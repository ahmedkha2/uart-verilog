==> flow/design.v <==
module COUNTER (
  input 		enable, CLK, RST,
  input  [4:0]		prescale,
  output reg [3:0]	bit_cnt,
  output reg [2:0]	edge_cnt
);
always@(posedge CLK or negedge RST)
  begin
    if(!RST) begin
	bit_cnt <= 2'b00;
	edge_cnt <= 3'b000;
    end
    else if (prescale == 5'b00100 && enable) begin  
	if (edge_cnt == 3'b011) begin
	  edge_cnt <= 3'b000;
	  bit_cnt <= bit_cnt + 1; 
	end
	else begin
	  edge_cnt <= edge_cnt + 1;
	end
    end	
    else if (prescale == 5'b01000 && enable) begin  
	if (edge_cnt == 3'b111) begin
	  edge_cnt <= 3'b000;
	  bit_cnt <= bit_cnt + 1; 
	end
	else begin
	  edge_cnt <= edge_cnt + 1;
	end
    end	
    else begin
	bit_cnt <= 4'b0000;
	edge_cnt <= 3'b000;
    end
  end
endmodule
module DESERIALIZER #(parameter IN_width = 8)(
  input [2:0]		     edge_cnt,
  input 		     sampled_bit,
  input                      deser_en,
  input [4:0]		     prescale,
  input                      CLK,RST,
  output reg [IN_width-1:0]  P_DATA);
integer               x;
reg [3:0]             counter = 4'b1000;
reg [IN_width-1:0]    data = 'b0;
always @ (posedge CLK or negedge RST) begin
  if (!RST) begin
    P_DATA <= 0;
  end
  else if (deser_en && counter != 4'b0000) begin
    if (prescale == 5'b00100 && edge_cnt == 3'b011) begin
	data[7] <= sampled_bit;
        for (x=6; x>=0; x=x-1) begin
          data[x] <= data[x+1];
        end
        counter <= counter - 1;
    end
    else if (prescale == 5'b01000 && edge_cnt == 3'b111) begin
	data[7] <= sampled_bit;
        for (x=6; x>=0; x=x-1) begin
          data[x] <= data[x+1];
        end
        counter <= counter - 1;
    end
  end
  else if (counter == 4'b0000) begin
  	P_DATA <= data;
	counter <= 4'b1000;
  end
  else begin
  	P_DATA <= P_DATA;
  end
end
endmodule 
module FSM (
  input               PAR_EN, RX_IN, 
  input [4:0]	      prescale,
  input [3:0]	      bit_cnt,
  input [2:0]	      edge_cnt,
  input               par_err, strt_glitch, stp_err,
  input               CLK, RST,
  output reg          dat_samp_en, enable, deser_en, data_valid,
  output reg          stp_chk_en, strt_chk_en, par_chk_en
);
localparam [2:0]  IDLE 	= 3'b000,
                  START = 3'b001,
                  DATA 	= 3'b010,
                  PAR 	= 3'b011,
                  STOP 	= 3'b100,
                  VALID	= 3'b101;
reg [2:0] C_S, N_S;
reg [2:0] ed = 3'b000; 
always@(posedge CLK or negedge RST)
  begin
    if(!RST)
      C_S <= IDLE;
    else
      C_S <= N_S;
  end
always @ (*) begin
      dat_samp_en = 1'b0;
      enable = 1'b0;
      deser_en = 1'b0;
      data_valid = 1'b0;
      stp_chk_en = 1'b0;
      strt_chk_en = 1'b0;
      par_chk_en = 1'b0;
  if (prescale == 5'b01000) begin
    ed = 3'b111;
  end
  else begin
    ed = 3'b011;
  end
  case (C_S)
    IDLE:begin
      dat_samp_en = 1'b0;
      enable = 1'b0;
      deser_en = 1'b0;
      data_valid = 1'b0;
      stp_chk_en = 1'b0;
      strt_chk_en = 1'b0;
      par_chk_en = 1'b0;
      if (!RX_IN) begin
        strt_chk_en = 1'b1;
        enable = 1'b1;
        dat_samp_en = 1'b1;
        N_S = START;
      end
      else begin
        N_S = IDLE;
      end
    end
    START: begin
      dat_samp_en = 1'b1;
      enable = 1'b1;
      deser_en = 1'b0;
      data_valid = 1'b0;
      stp_chk_en = 1'b0;
      strt_chk_en = 1'b1;
      par_chk_en = 1'b0;
      if(bit_cnt == 4'b0000 && edge_cnt == ed) begin
       if (!strt_glitch) begin 
        N_S = DATA;
       end
       else begin
	N_S = IDLE;
       end
      end
      else begin
       N_S = START;
      end
    end
    DATA: begin
      dat_samp_en = 1'b1;
      data_valid = 1'b0;
      stp_chk_en = 1'b0;
      enable = 1'b1;
      strt_chk_en = 1'b0;
      deser_en = 1'b1;
      par_chk_en = 1'b0;
      if(bit_cnt == 4'b1000 && edge_cnt == ed) begin
       if (PAR_EN) begin
	N_S = PAR;
       end
       else begin
	N_S = STOP;
       end
      end
      else begin
	N_S = DATA;
      end
    end
    PAR: begin
      dat_samp_en = 1'b1;
      data_valid = 1'b0;
      stp_chk_en = 1'b0;
      enable = 1'b1;
      strt_chk_en = 1'b0;
      deser_en = 0;
      par_chk_en = 1'b1;
      if(bit_cnt == 4'b1001 && edge_cnt == ed) begin
       if (!par_err) begin
	N_S = STOP;
       end
       else begin
	N_S = IDLE;
       end
      end
      else begin
       N_S = PAR;
      end    
    end
    STOP: begin
      dat_samp_en = 1'b1;
      data_valid = 1'b0;
      enable = 1'b1;
      strt_chk_en = 1'b0;
      deser_en = 0;
      par_chk_en = 1'b0;
      stp_chk_en = 1'b1;
      if(bit_cnt == 4'b1010 && edge_cnt == ed) begin
       if (!stp_err) begin
	N_S = VALID;
       end
       else begin
	N_S = IDLE;
       end
      end
      else begin
       N_S = STOP;
      end 
    end
    VALID: begin
      strt_chk_en = 1'b0;
      deser_en = 0;
      par_chk_en = 1'b0;
      enable = 1'b0;
      dat_samp_en = 1'b0;
      data_valid = 1'b1;
      stp_chk_en = 1'b0;
      if (!RX_IN) begin
	N_S = START;
      end
      else begin
	N_S = IDLE;
      end
    end
    default: N_S = IDLE;
  endcase
end
endmodule  
module PSS_CHK (
input 		sampled_bit, PAR_TYP,
input [7:0]	P_DATA,
input 		par_chk_en, strt_chk_en, stp_chk_en,
output reg	par_err, strt_glitch, stp_err
);
reg par;
always@(*)
begin
par_err = 1'b0;
strt_glitch = 1'b0;
stp_err = 1'b0;
 if (strt_chk_en) begin
  strt_glitch = (sampled_bit != 0);
 end
 else if (par_chk_en) begin
  par = ^P_DATA;
  if (PAR_TYP) begin
   par_err = (par == sampled_bit);
  end
  else begin
   par_err = (!par == sampled_bit);
  end
 end
 else if (stp_chk_en) begin
  stp_err = (sampled_bit != 0);
 end
 else begin
  {par_err, strt_glitch, stp_err} = 1'b0;
 end
end
endmodule 
module SAMPLE (
 input		RX_IN, dat_samp_en,
 input [2:0]	edge_cnt,
 input [4:0]	prescale,
 input 		CLK,RST,
 output reg 	sampled_bit
);
integer 	x;
reg [2:0]	AVG;
always@(posedge CLK or negedge RST)
begin
 if (!RST) begin
  sampled_bit <= 1'b1;
 end
 else if (dat_samp_en && prescale == 5'b00100 && edge_cnt == 3'b010) begin
  sampled_bit <= RX_IN;
 end
 else if (prescale == 5'b01000 && dat_samp_en) begin
  sampled_bit <= (AVG[0]&AVG[1] | AVG[1]&AVG[2] | AVG[0]&AVG[2]);
 end
 else begin
  sampled_bit <= 1'b1;
 end
end
always@(posedge CLK or negedge RST)
begin
  if(!RST) begin
   AVG <= 3'b0;
  end
  else begin
   if(dat_samp_en) begin
     if(edge_cnt == 3'b011) begin
      AVG[0] <= RX_IN;
     end
     else if(edge_cnt == 3'b100) begin
      AVG[1] <= RX_IN;
     end
     else if(edge_cnt == 3'b101) begin
      AVG[2] <= RX_IN;
     end
   end
   else begin
    AVG <= 3'b0;
   end
  end
end
endmodule 
module UART_RX (
input 			PAR_EN, PAR_TYP,
input 			RX_IN, CLK, RST,
input [4:0]		prescale,
output [7:0]		P_DATA,
output 			data_valid
);
wire 			dat_samp_en, enable, par_chk_en, strt_chk_en, stp_chk_en, deser_en;
wire			par_err, strt_glitch, stp_err, sampled_bit;
wire [3:0]		bit_cnt;
wire [2:0] 		edge_cnt;
FSM fsm (
.PAR_EN(PAR_EN), .RX_IN(RX_IN), .bit_cnt(bit_cnt),
.CLK(CLK), .RST(RST), .prescale(prescale),
.edge_cnt(edge_cnt), .par_err(par_err), .strt_glitch(strt_glitch),
.stp_err(stp_err), .dat_samp_en(dat_samp_en), .enable(enable),
.deser_en(deser_en), .data_valid(data_valid), .stp_chk_en(stp_chk_en),
.strt_chk_en(strt_chk_en), .par_chk_en(par_chk_en)
);
SAMPLE sample (
.RX_IN(RX_IN), .dat_samp_en(dat_samp_en), .edge_cnt(edge_cnt),
.CLK(CLK), .RST(RST),
.prescale(prescale), .sampled_bit(sampled_bit)
);
DESERIALIZER deser (
.sampled_bit(sampled_bit), .deser_en(deser_en), .P_DATA(P_DATA), .prescale(prescale), .edge_cnt(edge_cnt),
.CLK(CLK), .RST(RST)
);
COUNTER counter (
.enable(enable), .prescale(prescale), .bit_cnt(bit_cnt),
.CLK(CLK), .RST(RST),
.edge_cnt(edge_cnt)
);
PSS_CHK check (
.sampled_bit(sampled_bit), .PAR_TYP(PAR_TYP), .P_DATA(P_DATA),
.par_chk_en(par_chk_en), .strt_chk_en(strt_chk_en), .stp_chk_en(stp_chk_en), 
.par_err(par_err), .strt_glitch(strt_glitch), .stp_err(stp_err)
);
endmodule 
---- Tool chain data of UART_RX ----
What the tools print for UART_RX, step after step.
Lines are those of the file above, counted from 1.
The mark -- stands for no value.
inputs
  top ..................................... UART_RX
  clock input ............................. CLK
  standard-cell library ................... sky130hd
  timing corner ........................... tt_025C_1v80

---- Word level ----
Counts by Yosys on the flattened word-level netlist (proc, flatten, opt, wreduce; memories kept). Register bits leave out memories and registers merged into their read ports (data or address). Print and check cells are left out.
storage and ports
  RAM bits ................................ 0
  bits in latches ......................... 0
  input bits .............................. 10
  memory cells ............................ 0
  register bits ........................... 34
  output and inout bits ................... 9
  clocked read ports x word width ......... 0
  word-level cells ........................ 142
  memory bits (read-only) ................. 0
operators by class
  div/mod/pow operators ................... 0
  equal/unequal tests ..................... 26
  $mul .................................... 0
  mux-type cells .......................... 64
  shift operators ......................... 0
  magnitude comparators ................... 0
  bitwise logic cells ..................... 6
  reductions and logical operators ........ 26
  add/sub/neg operators ................... 3
operators with widths
  operator                                                                number
  1-bit two-way mux                                                       40
  3-bit two-way mux                                                       12
  4-bit two-way mux                                                       8
  3-bit equality test (second input constant)                             5
  3-bit parallel mux with 5-bit select                                    1
  3-bit by 2-bit equality test with 1-bit output (second input constant)  4
  4-bit equality test (second input constant)                             3
  1-bit logical AND                                                       10
  3-bit AND reduction                                                     3
  2-bit by 1-bit != test with 1-bit output (second input constant)        4
  4-bit logical NOT                                                       2
  8-bit parity                                                            1
  2-bit AND reduction                                                     3
  5-bit by 3-bit equality test with 1-bit output (second input constant)  1
  5-bit by 4-bit equality test with 1-bit output (second input constant)  1
  2-bit != test (second input constant)                                   2
  2-bit nonzero test                                                      2
  4-bit by 1-bit adder with 4-bit output (second input constant)          1
  4-bit by 1-bit subtractor with 4-bit output (second input constant)     1
  4-bit nonzero test                                                      1
  4-bit OR reduction                                                      1
  1-bit parallel mux with 2-bit select                                    2
  1-bit bitwise AND                                                       3
  3-bit by 1-bit adder with 3-bit output (second input constant)          1
  3-bit by 1-bit equality test with 1-bit output (second input constant)  1
  3-bit by 1-bit != test with 1-bit output (second input constant)        1
  3-bit equality test                                                     1
  3-bit != test (second input constant)                                   1
Not listed: further kinds 7, cells in them 9.

---- Longest topological paths ----
Depth = most cells in a row (Yosys ltp): at word level without a register or memory, in the mapped netlist without a sequential cell, where the memories' decode and read muxes count.
logic depth
  word-level depth ........................ 9
  ABC_AREA ................................ 1
  mapped depth ............................ 11
  depth with buffers taken out ............ 11

---- Netlist ----
Source: synth_stat.txt of the flow (Yosys; design flattened, memories mapped). It holds for the ABC_AREA given above (unset counts as 0); a run with the other value may have another netlist.
mapped netlist
  cell area after synthesis ............... 0.0021195 sq mm
  cells in the netlist .................... 251
  flip-flops .............................. 37
cell types
  cell type                  number  total area (sq um)
  sky130_fd_sc_hd__dfrtp_1   23      575.552
  sky130_fd_sc_hd__edfxtp_1  12      360.346
  sky130_fd_sc_hd__nand2_1   70      262.752
  sky130_fd_sc_hd__ha_1      12      150.144
  sky130_fd_sc_hd__inv_1     31      116.362
  sky130_fd_sc_hd__nand3_1   20      100.096
  sky130_fd_sc_hd__nor2_1    25      93.84
  sky130_fd_sc_hd__a21oi_1   12      60.058
  sky130_fd_sc_hd__dfstp_2   2       52.55
  sky130_fd_sc_hd__xnor2_1   4       35.034
  sky130_fd_sc_hd__mux2_2    3       33.782
  sky130_fd_sc_hd__nand2_4   3       33.782
  sky130_fd_sc_hd__o21ai_0   6       30.029
  sky130_fd_sc_hd__nor2_4    2       22.522
  sky130_fd_sc_hd__nor3_1    4       20.019
  sky130_fd_sc_hd__xor2_1    2       17.517
  sky130_fd_sc_hd__nor3_4    1       16.266
  sky130_fd_sc_hd__o21ai_4   1       16.266
Not listed: further types 13, cells in them 18.

---- Timing after synthesis ----
Path of least setup slack by OpenSTA after synthesis, without wires, with an ideal clock, recovery checks aside; 20% of the period is set as input and as output delay. Where synthesis merged equal registers, the netlist keeps one of their names.
path after synthesis
  path type ............................... register to register
  from .................................... register counter.edge_cnt[0]
  to ...................................... register deser.data[0]
  stages on the path ...................... 7
  setup time .............................. 0.324 ns
  arrival ................................. 1.238 ns
  slack ................................... 0.678 ns
  path delay .............................. 1.562 ns
  clock period ............................ 2.24 ns
  data required time ...................... 1.916 ns
  launch time at the first pin ............ 0.000 ns
  synthesis period reached ................ 1.562 ns
"path delay" = arrival - input delay + setup time.
"stages on the path" counts driving pins, that of a launching flip-flop among them; a cell with two outputs on the path counts twice.
"synthesis period reached" is the clock period less the worst setup slack; recovery checks do not enter. This is arithmetic on one report: input and output delays are still those of the set period (20% each).
The rows between start and end are the longest chain of elaborated cells between them; the timing report does not say that the signal goes this way. Where chains are equally long, one stands for them.
Each line given opens the expression or statement behind the cell; cells for indexed reads and writes are added by Yosys, which also makes memories of some case tables.
At most two assigning lines are given for a register; there are more.
Only ways into the end's enable, where the timed path ends, are counted here.
on the way, after synthesis
  path through ............................ sky130_fd_sc_hd__dfrtp_1 > sky130_fd_sc_hd__ha_1 > sky130_fd_sc_hd__ha_1 > sky130_fd_sc_hd__nand2_1 > sky130_fd_sc_hd__nand2_1 > sky130_fd_sc_hd__nand3_1 > sky130_fd_sc_hd__inv_1
  length of the longest elaborated chain .. 4
  elaborated cells between the ends (all ways) .. 6
RTL lines, path after synthesis
  what                 RTL line  text
  start: declaration   5         output reg [2:0] edge_cnt
  start: assignment    19        edge_cnt <= edge_cnt + 1;
  start: assignment    28        edge_cnt <= edge_cnt + 1;
  3-bit equality test  59        else if (prescale == 5'b01000 && edge_cnt == 3'b111) begin
  1-bit logical AND    59
  2-bit nonzero test   --
  3-bit AND reduction  --
  end: assignment      55        data[x] <= data[x+1];
  end: assignment      62        data[x] <= data[x+1];
  end: declaration     46        reg [IN_width-1:0]    data = 'b0;

---- Worst path after layout ----
From the final timing report of run 1: the path of least setup slack in the routed layout; clock arrival at registers is part of the times.
path after layout
  path type ............................... register to register
  from .................................... register deser.counter[0]
  to ...................................... register deser.data[4]
  arrival ................................. 2.09 ns
  setup time .............................. 0.30 ns
  slack ................................... 1.04 ns
  clock period ............................ 3.09 ns
  launch time at the first pin ............ 0.34 ns
  stages on the path ...................... 8
  data required time ...................... 3.13 ns
The rows between start and end are the longest chain of elaborated cells between them; the timing report does not say that the signal goes this way. Where chains are equally long, one stands for them.
At most two assigning lines are given for a register; there are more.
on the way, after layout
  path through ............................ sky130_fd_sc_hd__edfxtp_1 > sky130_fd_sc_hd__inv_1 > sky130_fd_sc_hd__ha_1 > sky130_fd_sc_hd__nand2_1 > sky130_fd_sc_hd__nand2_1 > sky130_fd_sc_hd__inv_1 > sky130_fd_sc_hd__nand3_1 > sky130_fd_sc_hd__inv_1
  length of the longest elaborated chain .. 3
  elaborated cells between the ends (all ways) .. 3
  RTL lines with such cells ............... 1
RTL lines, path after layout
  what                 RTL line  text
  start: declaration   45        reg [3:0]             counter = 4'b1000;
  start: assignment    57        counter <= counter - 1;
  start: assignment    64        counter <= counter - 1;
  4-bit nonzero test   51        else if (deser_en && counter != 4'b0000) begin
  1-bit logical AND    51
  3-bit AND reduction  --
  end: assignment      55        data[x] <= data[x+1];
  end: assignment      62        data[x] <= data[x+1];
  end: declaration     46        reg [IN_width-1:0]    data = 'b0;

Memo
Re: implementation data of UART_RX

Top module UART_RX; platform sky130hd; tools Yosys and OpenROAD; 2 stored runs in no particular order. Input and output delays are each 20% of the period that was set; the output load is 0.01 pF.
"achieved period": clock period set for the run, less the worst setup slack. It is reckoned from that one timing run; input and output delays stay at 20% of the period that was set.
"time used up by the worst setup path" means the part of the period allowed to the worst setup path (the constraints hold back 20% at inputs and 20% at outputs) less its slack; where the path has registers, the arrival times of their clocks count too.
"power consumption": no workload was simulated; the value follows from the tool's default switching activity.

---- run 1 ----
settings
  period_ns = 3.09
  CORE_UTILIZATION = 68
  PLACE_DENSITY = 0.69
  HOLD_SLACK_MARGIN = 0.28
  CELL_PAD_IN_SITES_GLOBAL_PLACEMENT = 0
  CELL_PAD_IN_SITES_DETAIL_PLACEMENT = 0
  ABC_AREA = 1
  SLEW_MARGIN = 25
  CAP_MARGIN = 20
  CORE_MARGIN = 2
results
  synthesized cell area ................... 0.0021195 sq mm
  area of the die ......................... 0.0035796 sq mm
  standard-cell area after routing ........ 0.0024461 sq mm
  utilization after layout ................ 0.815
  worst setup slack after layout .......... 1.037 ns
  total negative slack on setup checks .... 0.000 ns
  lowest hold slack ....................... 0.464 ns
  power consumption ....................... 0.0009677 W
  achieved period ......................... 2.053 ns
  time used up by the worst setup path .... 2.05 ns
  worst path kind ......................... register to register

---- run 2 ----
settings
  period_ns = 3.81
  CORE_UTILIZATION = 47
  SETUP_SLACK_MARGIN = 0.48
  CELL_PAD_IN_SITES_GLOBAL_PLACEMENT = 1
  TNS_END_PERCENT = 15
  ABC_AREA = 1
  GPL_TIMING_DRIVEN = 1
  CTS_CLUSTER_DIAMETER = 87
  CAP_MARGIN = 40
  MAX_ROUTING_LAYER = met4
  CORE_MARGIN = 2
  SLEW_MARGIN = 20
results
  synthesized cell area ................... 0.0021195 sq mm
  area of the die ......................... 0.005063 sq mm
  standard-cell area after routing ........ 0.0025049 sq mm
  utilization after layout ................ 0.575
  worst setup slack after layout .......... 1.699 ns
  total negative slack on setup checks .... 0.000 ns
  lowest hold slack ....................... 0.458 ns
  power consumption ....................... 0.0008628 W
  achieved period ......................... 2.111 ns
  time used up by the worst setup path .... 1.35 ns
  worst path kind ......................... input to register
